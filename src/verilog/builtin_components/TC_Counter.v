==> flow/design.v <==
module TC_Counter (clk, rst, save, in, out);
    parameter UUID = 0;
    parameter NAME = "";
    parameter BIT_WIDTH = 8;
    parameter count = 1;
    input clk;
    input rst;
    input save;
    input [BIT_WIDTH-1:0] in;
    output reg [BIT_WIDTH-1:0] out;
    reg [BIT_WIDTH-1:0] value;
    initial begin
        out = {BIT_WIDTH{1'b0}};
        value = {BIT_WIDTH{1'b0}};
    end
    always @ (posedge clk) begin
        if (rst) begin
            out <= {BIT_WIDTH{1'b0}};
            value <= {BIT_WIDTH{1'b0}};
        end else begin
            if (save) begin
                out <= in;
                value <= in + count;
            end else begin
                out <= value;
                value <= value + count;
            end
        end
    end
endmodule
# From RTL to reports: TC_Counter
# The steps from the RTL of TC_Counter to its reports follow in flow order.
# Lines are those of the file above, counted from 1.
# Library cell names are shortened.
# The mark n/a stands for no value.
# design
design	TC_Counter
clk_port	clk
cell_library	sky130hd
pvt_corner	tt_025C_1v80

# After elaboration
# Source: Yosys, flattened and elaborated, memories not mapped. Widths are those after wreduce; folded enables and synchronous resets count as part of the registers. Registers that Yosys merges into a memory's read port (data or address) are not register bits. Print and check cells do not count. Equal cells are merged and count once.
# op_classes
n_reduce_logical	0
n_shift	0
addsub	2
n_cmp	0
n_mul	0
logic	0
muxes	2
eq_ne	0
div	0
# op_table
op	n
8-bit by 1-bit adder with 8-bit output with constant B	2
8-bit 2-to-1 mux	2
# word_totals
mem_count	0
mem_bits_rw	0
elab_cells	6
latchBits	0
clocked_rd_ports_x_width	0
mem_bits_ro	0
register_bits	16

# Logic depth
# Yosys ltp: most cells in a row. Word level: on the elaborated netlist, between registers, memories and ports. Mapped: between sequential cells and ports; inverters and the memories' decode and read muxes count.
# depth
word_depth	2
ABC_AREA	0
depth_mapped	8
ltp_nobuf	7

# After synthesis
# The flow's flattened synthesis, as Yosys stat reports it; memories are mapped. The netlist is that of the ABC_AREA named above (0 if unset); the other value can give another one.
# Totals and module areas in this step are rounded.
# types
cell	n	type_area_um2
dfxtp_1	16	320.307
mux2i_1	6	60.058
nor2_1	13	48.797
mux2i_2	2	27.526
xor2_1	3	26.275
nor3_4	1	16.266
a21o_1	2	15.014
a21oi_1	3	15.014
nand3_1	3	15.014
ha_1	1	12.512
buf_6	1	11.261
inv_1	3	11.261
nand4b_1	1	8.758
xnor2_1	1	8.758
a211oi_1	1	7.507
nand4_1	1	6.256
nor2b_1	1	6.256
nor3_1	1	5.005
# Not listed: further types 3, cells in them 3.
# mapped
ff_cells	16
area_um2	634
seqArea_um2	320
cell_count	63
buf_cells	2

# Worst setup path after synthesis
# OpenSTA on the mapped netlist: ideal clock, no wires. The path of least setup slack (recovery checks aside). Input and output delay are each 20% of the period. Register names are those of the netlist, which keeps one name where synthesis merged equal registers.
# synth_timing
kind	input port to flip-flop
startpoint	input save
endpoint	register value[4]
t_required_ps	1272
path_delay_ps	1124
path_buffers	1
path_stages	8
slack_ps	-3
arrival_ps	1276
setup_time_ps	128
tclk_ps	1400
launch_ps	280
input_delay_ps	280
period_less_setup_slack_ps	1403
# "path_delay_ps" = arrival - input delay + setup time.
# "path_stages": output pins that drive a net of the path, with the launching flip-flop's if there is one; two outputs of one cell count as two.
# "period_less_setup_slack_ps" is the clock period less the worst setup slack; recovery checks do not enter. This is arithmetic on one report: input and output delays are still those of the set period (20% each).
# Between the ends stands the longest chain of elaborated cells between them, by number of cells; it is not shown to be the way that was timed. Of several equally long chains one is given.
# A line is the first line of the expression or statement that the cell stems from. Yosys adds cells for indexed reads and writes and turns some case tables into memories.
# At most two assigning lines are given for a register; there are more.
# synth_between
path_cell_list	buf_6 > mux2i_2 > inv_1 > ha_1 > inv_1 > nor3_1 > xor2_1 > nor2_1
elab_chain_cells	1
cells_between	1
lines_between	1
classes_between	1 x mux
# synth_lines
element	line	text
from (decl)	8	input save;
8-bit 2-to-1 mux	21	if (save) begin
to (assign)	23	value <= in + count;
to (assign)	26	value <= value + count;
to (decl)	11	reg [BIT_WIDTH-1:0] value;

# Path in the finished layout
# Path of least setup slack in the final report of run A (OpenROAD, finished layout, wires in). Where an end is a register, its clock arrival counts in the times.
# The report prints the path's times to 10 ps; the period is as set.
# layout_timing
kind	input port to flip-flop
startpoint	input in[0]
endpoint	register value[4]
slack_ps	80
launch_ps	310
input_delay_ps	310
t_required_ps	1720
setup_time_ps	100
arrival_ps	1640
tclk_ps	1540
path_buffers	1
path_stages	8
# Between the ends stands the longest chain of elaborated cells between them, by number of cells; it is not shown to be the way that was timed. Of several equally long chains one is given.
# At most two assigning lines are given for a register; there are more.
# layout_between
path_cell_list	clkdlybuf4s50_1 > mux2i_1 > inv_1 > ha_1 > inv_1 > nor3_1 > xor2_1 > nor2_1
elab_chain_cells	2
cells_between	2
lines_between	2
classes_between	1 x add/sub; 1 x mux
# layout_lines
element	line	text
from (decl)	9	input [BIT_WIDTH-1:0] in;
8-bit by 1-bit adder with 8-bit output	23	value <= in + count;
8-bit 2-to-1 mux	21	if (save) begin
to (assign)	23
to (assign)	26	value <= value + count;
to (decl)	11	reg [BIT_WIDTH-1:0] value;

# Measured results for TC_Counter: 2 stored runs of the Yosys and OpenROAD flow on sky130hd. The settings differ; the order carries no meaning. The constraints put input and output delay at 20% of the set period each and load the outputs with 0.01 pF.
# "timing.achieved_period_ps": clock period set for the run, less the worst setup slack. It is reckoned from that one timing run; input and output delays stay at 20% of the period that was set.
# "timing.worst_path_ps" = time allowed to the worst setup path (clock period - input delay - output delay, where it has them) - its slack; a late launch clock adds to it, a late capture clock takes from it.
# "power_mw" rests on the timing tool's default activity at the inputs, not on a simulated workload.
# "timing.worst_path_ps" is known to 10 ps.
# Results are given in rounded form.
# Settings: - = not set for that run.
# Among the results, - means that no value is shown for the run.
run name	period_ns	SETUP_SLACK_MARGIN	CAP_MARGIN	CORE_MARGIN	CORE_UTILIZATION	SLEW_MARGIN	PLACE_DENSITY_LB_ADDON	CORE_ASPECT_RATIO	GPL_TIMING_DRIVEN	CTS_CLUSTER_DIAMETER	power_mw	finish.stdcell_area_um2	timing.worst_path_ps	worst_path_kind	setup_worst_slack_ps	hold_ws_ps	total_die_area_um2	synth_area_um2	setup_tns_ps	timing.achieved_period_ps	util_pct
run A	1.54	-0.01	20	2	40	20	-	-	-	-	0.867	952	1150	input port to flip-flop	78	598	1920	634	0	1462	63.9
run B	1.92	0.07	20	3	68	20	0.28	1.53	0	294	-	-	-	-	-	-	-	-	-	-	-
# Run B: unfinished; error PDN-0185 in floorplanning
